==> flow/design.v <==
`timescale  1ns/1ns
module  key_control
(
    input   wire            sys_clk     ,    
    input   wire            sys_rst_n   ,    
    input   wire    [3:0]   key         ,    
    output  reg     [3:0]   wave_select      
);
parameter   sin_wave    =   4'b0001,     
            squ_wave    =   4'b0010,     
            tri_wave    =   4'b0100,     
            saw_wave    =   4'b1000;     
parameter   CNT_MAX =   20'd100;     
wire            key3    ;    
wire            key2    ;    
wire            key1    ;    
wire            key0    ;    
always@(posedge sys_clk or negedge sys_rst_n)   
    if(sys_rst_n == 1'b0)
        wave_select   <=  4'b0000;
    else    if(key0 == 1'b1)
        wave_select   <=  sin_wave;
    else    if(key1 == 1'b1)
        wave_select   <=  squ_wave;
    else    if(key2 == 1'b1)
        wave_select   <=  tri_wave;
    else    if(key3 == 1'b1)
        wave_select   <=  saw_wave;
    else
        wave_select   <=  wave_select;
key_filter 
#(
    .CNT_MAX      (CNT_MAX  )        
)
key_filter_inst3
(
    .sys_clk      (sys_clk  )   ,    
    .sys_rst_n    (sys_rst_n)   ,    
    .key_in       (key[3]   )   ,    
    .key_flag     (key3     )        
);
key_filter 
#(
    .CNT_MAX      (CNT_MAX  )        
)
key_filter_inst2
(
    .sys_clk      (sys_clk  )   ,    
    .sys_rst_n    (sys_rst_n)   ,    
    .key_in       (key[2]   )   ,    
    .key_flag     (key2     )        
);
key_filter 
#(
    .CNT_MAX      (CNT_MAX  )        
)
key_filter_inst1
(
    .sys_clk      (sys_clk  )   ,    
    .sys_rst_n    (sys_rst_n)   ,    
    .key_in       (key[1]   )   ,    
    .key_flag     (key1     )        
);
key_filter 
#(
    .CNT_MAX      (CNT_MAX  )        
)
key_filter_inst0
(
    .sys_clk      (sys_clk  )   ,    
    .sys_rst_n    (sys_rst_n)   ,    
    .key_in       (key[0]   )   ,    
    .key_flag     (key0     )        
);
endmodule
`timescale  1ns/1ns
module  key_filter
#(
    parameter CNT_MAX = 20'd999_999  
)
(
    input   wire    sys_clk     ,    
    input   wire    sys_rst_n   ,    
    input   wire    key_in      ,    
    output  reg     key_flag         
);
reg     [19:0]  cnt_20ms    ;    
always@(posedge sys_clk or negedge sys_rst_n)
    if(sys_rst_n == 1'b0)
        cnt_20ms <= 20'b0;
    else    if(key_in == 1'b1)
        cnt_20ms <= 20'b0;
    else    if(cnt_20ms == CNT_MAX && key_in == 1'b0)
        cnt_20ms <= cnt_20ms;
    else
        cnt_20ms <= cnt_20ms + 1'b1;
always@(posedge sys_clk or negedge sys_rst_n)
    if(sys_rst_n == 1'b0)
        key_flag <= 1'b0;
    else    if(cnt_20ms == CNT_MAX - 1'b1)
        key_flag <= 1'b1;
    else
        key_flag <= 1'b0;
endmodule
# Tool chain data of key_control

The steps from the RTL of key_control to its reports follow in flow order.
Line numbers count from 1 in the design file above.
Operators carry their Yosys type and port widths (W data, S select, Z words).
Library cell names are shortened.
A cell with n/a has no value.

Top module: key_control
Clock input: sys_clk
Cell library: sky130hd
Timing corner: tt_025C_1v80

# Word level

Counts by Yosys on the flattened word-level netlist (proc, flatten, opt, wreduce; memories kept). Register bits leave out memories and registers merged into their read ports (data or address). Print and check cells are left out. Cells with the same type and inputs are merged into one.

Add/subtract/negate cells: 4
Equality and inequality tests: 12
Multiplexer cells: 16
Bitwise gates (word level): 4
Reduce/logical cells: 5

Operator list:

| operator                | number |
| $eq A20 B7 Y1 const B   | 8 |
| $mux W20                | 8 |
| $add A20 B1 Y20 const B | 4 |
| $mux W4                 | 4 |
| $ne A2 B2 Y1 const B    | 4 |
| $logic_and A1 B1 Y1     | 4 |
| $not A1 Y1              | 4 |
| $reduce_bool A4 Y1      | 1 |
| $mux W1                 | 4 |

Flip-flop bits (word level): 88
Input port bits: 6
Output and inout bits: 4
Word-level cells: 50

# Depth

Yosys ltp: most cells in a row. Word level: on the elaborated netlist, between registers, memories and ports. Mapped: between sequential cells and ports; inverters and the memories' decode and read muxes count.

Depth in word-level cells: 4
ABC_AREA: 0
Mapped depth: 7
Depth with buffers taken out: 6

# After synthesis

The flow's flattened synthesis, as Yosys stat reports it; memories are mapped. The netlist is that of the ABC_AREA named above (0 if unset); the other value can give another one.
The area totals of this step are shown rounded.

Cells in the netlist: 465
Synthesis area: 0.00446 mm^2
Area of sequential cells: 0.0022 mm^2
Mapped flip-flops: 88
Buffers: 14

Cells by type:

| cell    | number | area in all (um^2) |
| dfrtp_1 | 88     | 2.2E+03 |
| nor2_1  | 73     | 274.013 |
| xnor2_1 | 30     | 262.752 |
| xor2_1  | 29     | 253.994 |
| nor3_1  | 25     | 125.12 |
| nand3_1 | 24     | 120.115 |
| nand4_1 | 18     | 112.608 |
| nand2_1 | 29     | 108.854 |
| ha_1    | 8      | 100.096 |
| nor4_1  | 15     | 93.84 |
| a21oi_1 | 15     | 75.072 |
| inv_1   | 19     | 71.318 |
| and4_1  | 8      | 70.067 |
| and3_1  | 11     | 68.816 |
| and2_1  | 10     | 62.56 |
| or3_1   | 10     | 62.56 |
| o21ai_0 | 10     | 50.048 |
| mux2i_1 | 4      | 40.038 |

Not listed: further types 26, cells in them 39.
The figures by module come from a second, unflattened synthesis with its own total; it is not the netlist above.

Cell total of the unflattened synthesis: 502
Area (unflattened synthesis): 0.00482 mm^2

Rows give one instance, submodules left out.

By module:

| module                    | instances | cells | area (mm^2) | seq. area (mm^2) |
| key_filter #(CNT_MAX=100) | 4         | 122   | 0.00116     | 0.000526 |
| key_control               | 1         | 14    | 0.000158    | 0.0001 |

# Path before layout

OpenSTA on the mapped netlist: ideal clock, no wires. The path of least setup slack (recovery checks aside). Input and output delay are each 20% of the period. Register names are those of the netlist, which keeps one name where synthesis merged equal registers.

Path kind: register to register
Start: register key_filter_inst1.cnt_20ms[7]
End: register key_filter_inst1.cnt_20ms[1]
Clock period: 1600 ps
Setup time: 132 ps
Time at the first pin: 0 ps
Arrival: 1475 ps
Required time: 1468 ps
Slack: -7 ps
Path delay: 1607 ps
Stages on the path: 6
Path buffers: 1
Synthesis period reached: 1607 ps

"path delay" = arrival - input delay + setup time.
"stages on the path" counts driving pins, that of a launching flip-flop among them; a cell with two outputs on the path counts twice.
"synthesis period reached" = period - worst setup slack (recovery checks aside). The figure is calculated, with input and output delays left at 20% of the set period.
The rows between start and end are the longest chain of elaborated cells between them; the timing report does not say that the signal goes this way. Where chains are equally long, one stands for them.
Each line given opens the expression or statement behind the cell; cells for indexed reads and writes are added by Yosys, which also makes memories of some case tables.
At most two assigning lines are given for a register; there are more.

Cells stage by stage: dfrtp_1 -> buf_6 -> or4_4 -> nor3_4 -> mux2i_1 -> nor2_1
Length of the longest elaborated chain: 4
Elaborated cells between the ends (all ways): 5
Source lines of those cells: 2
Those cells by class: 2 x eq/ne; 2 x mux; 1 x reduce/logical

RTL lines, path after synthesis:

| element             | line | source |
| from (decl)         | 87   | `reg     [19:0]  cnt_20ms    ;` |
| from (assign)       | 94   | `cnt_20ms <= cnt_20ms;` |
| from (assign)       | 96   | `cnt_20ms <= cnt_20ms + 1'b1;` |
| $eq A20 B7 Y1       | 93   | `else    if(cnt_20ms == CNT_MAX && key_in == 1'b0)` |
| $logic_and A1 B1 Y1 | 93   |  |
| $mux W20            | 93   |  |
| $mux W20            | 91   | `else    if(key_in == 1'b1)` |
| to (assign)         | 94   |  |
| to (assign)         | 96   |  |
| to (decl)           | 87   |  |

# Path in the finished layout

Path of least setup slack in the final report of stored run 1 (OpenROAD, finished layout, wires in). Where an end is a register, its clock arrival counts in the times.
The report prints the path's times to 10 ps; the period is as set.

Path kind: register to register
Start: register key_filter_inst3.cnt_20ms[1]
End: register key_filter_inst3.cnt_20ms[12]
Clock period: 2430 ps
Setup time: 110 ps
Time at the first pin: 360 ps
Arrival: 2310 ps
Required time: 2680 ps
Slack: 380 ps
Stages on the path: 6
Path buffers: 0

The rows between start and end are the longest chain of elaborated cells between them; the timing report does not say that the signal goes this way. Where chains are equally long, one stands for them.
At most two assigning lines are given for a register; there are more.

Cells stage by stage: dfrtp_1 -> ha_1 -> and3_1 -> nand4_1 -> or3_1 -> a21oi_1
Length of the longest elaborated chain: 4
Elaborated cells between the ends (all ways): 6
Source lines of those cells: 3
Those cells by class: 1 x add/sub; 2 x eq/ne; 2 x mux; 1 x reduce/logical

RTL lines, path post-layout:

| element             | line | source |
| from (decl)         | 87   | `reg     [19:0]  cnt_20ms    ;` |
| from (assign)       | 94   | `cnt_20ms <= cnt_20ms;` |
| from (assign)       | 96   | `cnt_20ms <= cnt_20ms + 1'b1;` |
| $eq A20 B7 Y1       | 93   | `else    if(cnt_20ms == CNT_MAX && key_in == 1'b0)` |
| $logic_and A1 B1 Y1 | 93   |  |
| $mux W20            | 93   |  |
| $mux W20            | 91   | `else    if(key_in == 1'b1)` |
| to (assign)         | 94   |  |
| to (assign)         | 96   |  |
| to (decl)           | 87   |  |

FLOW RESULTS
============

Measured data: module key_control, platform sky130hd, 2 stored runs of the flow under differing settings, order arbitrary. Input and output delays are each 20% of the period that was set; the output load is 0.01 pF.
"clock period reached" is the run's clock period less its worst setup slack. It is reckoned from that one timing run; input and output delays stay at 20% of the period that was set.
"time of the worst setup path" = time allowed to the worst setup path (clock period - input delay - output delay, where it has them) - its slack; a late launch clock adds to it, a late capture clock takes from it.
"total power after layout" rests on the timing tool's default activity at the inputs, not on a simulated workload.
"time of the worst setup path" is known to 10 ps.
Measured values are rounded.
Among the settings, -- means not set for that run.
A result given as -- is not shown for that run.

| setting or result                       | stored run 1         | stored run 2 |
| period_ns                               | 2.43                 | 1.26         |
| CORE_UTILIZATION                        | 45                   | 67           |
| PLACE_DENSITY_LB_ADDON                  | 0.21                 | --           |
| CORE_ASPECT_RATIO                       | 1.39                 | --           |
| CELL_PAD_IN_SITES_DETAIL_PLACEMENT      | 2                    | --           |
| ABC_AREA                                | 0                    | 0            |
| GPL_ROUTABILITY_DRIVEN                  | 0                    | 0            |
| CTS_CLUSTER_DIAMETER                    | 241                  | 102          |
| SLEW_MARGIN                             | 25                   | 20           |
| MAX_ROUTING_LAYER                       | met4                 | --           |
| CAP_MARGIN                              | 20                   | 20           |
| CORE_MARGIN                             | 2                    | 6            |
| SETUP_SLACK_MARGIN                      | --                   | 0.18         |
| PLACE_DENSITY                           | --                   | 0.44         |
| CELL_PAD_IN_SITES_GLOBAL_PLACEMENT      | --                   | 1            |
| GPL_TIMING_DRIVEN                       | --                   | 0            |
| time of the worst setup path (ps)       | 2050                 | --           |
| worst setup path kind                   | register to register | --           |
| std-cell area (final layout) (mm^2)     | 0.00504              | --           |
| setup slack of the critical path (ps)   | 375                  | --           |
| total power after layout (mW)           | 3.31                 | --           |
| clock period reached (ps)               | 2055                 | --           |
| mapped cell area after synthesis (mm^2) | 0.00446              | --           |
| overall die area (mm^2)                 | 0.0107               | --           |
| final utilization (%)                   | 52.7                 | --           |
| total negative setup slack (ps)         | 0                    | --           |

Stored run 2: did not finish, placement stopped with GPL-0301
